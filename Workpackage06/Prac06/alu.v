==> flow/design.v <==
`timescale 1ns / 1ps
module alu( clk, operand_a, operand_b, opcode, result);
    parameter DATA_WIDTH = 8;
    input clk;
    input[DATA_WIDTH-1:0]operand_a,operand_b;
    input [3:0] opcode;
    output reg[DATA_WIDTH-1:0] result;
  always@(posedge clk)
    begin
     case(opcode)
        4'b0000:  
           result <= operand_a + operand_b ; 
        4'b0001:  
           result <= operand_a - operand_b;
        default: result <= 8'bx; 
     endcase
    end
endmodule
* Tool chain data of alu
What the tools print for alu, step after step.
Line numbers count from 1 in the design file above.
Operators: Yosys type, input widths -> output width; for muxes data width and select width s.
Library cell names are shortened.
A cell with n/a has no value.
- Design top :: alu
- Clock port :: clk
- Cell library :: sky130hd
- Library corner :: tt_025C_1v80

* After elaboration
Source: Yosys, flattened and elaborated, memories not mapped. Widths are those after wreduce; folded enables and synchronous resets count as part of the registers. Registers that Yosys merges into a memory's read port (data or address) are not register bits. Print and check cells do not count. Equal cells are merged and count once.
- Register bits :: 8
- Input port bits :: 21
- Output and inout port bits :: 8
- Elaborated cells :: 6
- $add $sub $neg :: 2
- Eq/ne operators :: 1
- Multiplexer cells :: 1
- Reductions and logical operators :: 1
** Operators with widths (number)
- $pmux 8 s2 :: 1
- $add 8x8->8 :: 1
- $sub 8x8->8 :: 1
- $eq 4x1->1 const B :: 1
- $logic_not 4->1 :: 1

* Logic depth
Longest topological path by Yosys (ltp), each cell counted once; first at word level (registers and memories cut), then after technology mapping (sequential cells cut; the memories' decode and read muxes count).
- Depth in word-level cells :: 2
- ABC_AREA :: 0
- Depth in mapped cells :: 10

* Synthesis result
Yosys stat after the flow's synthesis: flattened, memories mapped to cells. It holds for the ABC_AREA given above (unset counts as 0); a run with the other value may have another netlist.
** Cell types (number)
- dfxtp_1 :: 8
- ha_1 :: 8
- xnor2_1 :: 10
- inv_1 :: 9
- nor2_1 :: 7
- nor4b_4 :: 1
- fa_1 :: 1
- nor3_2 :: 2
- o41ai_2 :: 1
- xnor2_2 :: 1
- xor2_2 :: 1
- a31oi_1 :: 2
- a31oi_2 :: 1
- a21oi_1 :: 2
- mux2i_1 :: 1
- nand3_1 :: 2
- a21oi_2 :: 1
- o2111ai_1 :: 1
Not listed: further types 7, cells in them 7.
- Cells in the netlist :: 66
- Chip area (Yosys) :: 639.4 um^2
- Sequential area :: 160.2 um^2
- Mapped flip-flops :: 8

* Path before layout
Path of least setup slack by OpenSTA after synthesis, without wires, with an ideal clock, recovery checks aside; 20% of the period is set as input and as output delay. Where synthesis merged equal registers, the netlist keeps one of their names.
- Kind :: input to register
- Start :: input port opcode[1]
- End :: register result[7]
- Period :: 3750 ps
- Input delay :: 750 ps
- Setup time :: 72 ps
- Data arrival time :: 2524 ps
- Required time :: 3678 ps
- Setup slack :: 1154 ps
- Path delay :: 1846 ps
- Driving pins on the path :: 8
- Synthesis period reached :: 2596 ps
"path delay" = arrival - input delay + setup time.
"driving pins on the path" counts driving pins, that of a launching flip-flop among them; a cell with two outputs on the path counts twice.
"synthesis period reached" = period - worst setup slack (recovery checks aside). The figure is calculated, with input and output delays left at 20% of the set period.
The rows between start and end are the longest chain of elaborated cells between them; the timing report does not say that the signal goes this way. Where chains are equally long, one stands for them.
Each line given opens the expression or statement behind the cell; cells for indexed reads and writes are added by Yosys, which also makes memories of some case tables.
A register here has more assigning lines than the two given.
- Path through :: nor4b_4 -> mux2i_1 -> ha_1 -> nor2b_1 -> o2111ai_1 -> nand3_1 -> o41ai_2 -> xnor2_1
- Length of the longest elaborated chain :: 2
- Elaborated cells on any way between the ends :: 3
- RTL lines with such cells :: 1
- Those cells by class :: 1 x eq/ne; 1 x mux; 1 x reduce/logical
** RTL lines, path post-synthesis
- from (decl) :: line 6 : input [3:0] opcode;
- $eq 4x1->1 :: line 10 : case(opcode)
- $pmux 8 s2 :: line 10
- to (assign) :: line 12 : result <= operand_a + operand_b ;
- to (assign) :: line 14 : result <= operand_a - operand_b;
- to (decl) :: line 7 : output reg[DATA_WIDTH-1:0] result;

* Worst path after layout
From the final timing report of run B: the path of least setup slack in the routed layout; clock arrival at registers is part of the times.
The report prints the path's times to 10 ps; the period is as set.
- Kind :: input to register
- Start :: input port opcode[3]
- End :: register result[7]
- Period :: 1510 ps
- Input delay :: 300 ps
- Setup time :: 70 ps
- Data arrival time :: 2160 ps
- Required time :: 1710 ps
- Setup slack :: -450 ps
- Driving pins on the path :: 10
The rows between start and end are the longest chain of elaborated cells between them; the timing report does not say that the signal goes this way. Where chains are equally long, one stands for them.
A register here has more assigning lines than the two given.
- Path through :: buf_6 -> nor4b_4 -> buf_4 -> mux2i_4 -> ha_1 -> nor2b_4 -> o2111ai_2 -> nand3_2 -> o41ai_4 -> xnor2_1
- Length of the longest elaborated chain :: 2
- Elaborated cells on any way between the ends :: 3
- RTL lines with such cells :: 1
- Those cells by class :: 1 x eq/ne; 1 x mux; 1 x reduce/logical
** RTL lines, path post-layout
- from (decl) :: line 6 : input [3:0] opcode;
- $eq 4x1->1 :: line 10 : case(opcode)
- $pmux 8 s2 :: line 10
- to (assign) :: line 12 : result <= operand_a + operand_b ;
- to (assign) :: line 14 : result <= operand_a - operand_b;
- to (decl) :: line 7 : output reg[DATA_WIDTH-1:0] result;

Settings and measured results of 2 stored flow runs for module alu (sky130hd), not sorted in any way. The constraints put input and output delay at 20% of the set period each and load the outputs with 0.01 pF.
"reached clock period" is the run's clock period less its worst setup slack. It is reckoned from that one timing run; input and output delays stay at 20% of the period that was set.
"time on the worst setup path" = time allowed to the worst setup path (clock period - input delay - output delay, where it has them) - its slack; a late launch clock adds to it, a late capture clock takes from it.
"power" is the tool's figure for a default switching activity; nothing was simulated.
"time on the worst setup path" is given in steps of 10 ps.

* Run A
** Files
==> flow/run.sh <==
#!/bin/bash
# the make line also repeats the synthesis and layout settings of config.mk as NAME=value (left out here)
make -C /OpenROAD-flow-scripts/flow DESIGN_CONFIG=/design/flow/config.mk WORK_HOME=/design/flow/orfs CLKGATE_MAP_FILE= finish
==> flow/config.mk <==
export PLATFORM = sky130hd
export DESIGN_NAME = alu
export DESIGN_NICKNAME = alu
export VERILOG_FILES = /design/flow/design.v
export SDC_FILE = /design/flow/constraint.sdc
export NUM_CORES = 4
export LEC_CHECK = 0
export CAP_MARGIN = 20
export CELL_PAD_IN_SITES_GLOBAL_PLACEMENT = 2
export CORE_MARGIN = 2
export CORE_UTILIZATION = 40
export CTS_CLUSTER_SIZE = 92
export PLACE_DENSITY = 0.38
export SETUP_SLACK_MARGIN = 0.07
export SLEW_MARGIN = 20
==> flow/constraint.sdc <==
create_clock -name core_clock -period 2.45 [get_ports {clk}]
set_input_delay 0.4900 -clock core_clock [delete_from_list [all_inputs] [get_ports {clk}]]
set_output_delay 0.4900 -clock core_clock [all_outputs]
set_load 0.01 [all_outputs]
** Results
No results, placement failed with GPL-0301.

* Run B
** Files
==> flow/run.sh <==
#!/bin/bash
# the make line also repeats the synthesis and layout settings of config.mk as NAME=value (left out here)
make -C /OpenROAD-flow-scripts/flow DESIGN_CONFIG=/design/flow/config.mk WORK_HOME=/design/flow/orfs CLKGATE_MAP_FILE= finish
==> flow/config.mk <==
export PLATFORM = sky130hd
export DESIGN_NAME = alu
export DESIGN_NICKNAME = alu
export VERILOG_FILES = /design/flow/design.v
export SDC_FILE = /design/flow/constraint.sdc
export NUM_CORES = 4
export LEC_CHECK = 0
export CAP_MARGIN = 20
export CORE_MARGIN = 2
export CORE_UTILIZATION = 40
export SLEW_MARGIN = 20
==> flow/constraint.sdc <==
create_clock -name core_clock -period 1.51 [get_ports {clk}]
set_input_delay 0.3020 -clock core_clock [delete_from_list [all_inputs] [get_ports {clk}]]
set_output_delay 0.3020 -clock core_clock [all_outputs]
set_load 0.01 [all_outputs]
** Results
- Setup slack of the critical path :: -454 ps
- Utilization of the finished layout :: 82.6%
- Post-route setup TNS :: -1788 ps
- Area of the standard cells in the finished layout :: 1244.9 um^2
- Power :: 1046 µW
- Time on the worst setup path :: 1660 ps
- Critical path type :: input to register
- Full die area :: 1934.2 um^2
- Synthesized cell area :: 639.4 um^2
- Reached clock period :: 1964 ps
- Smallest hold slack :: 567 ps
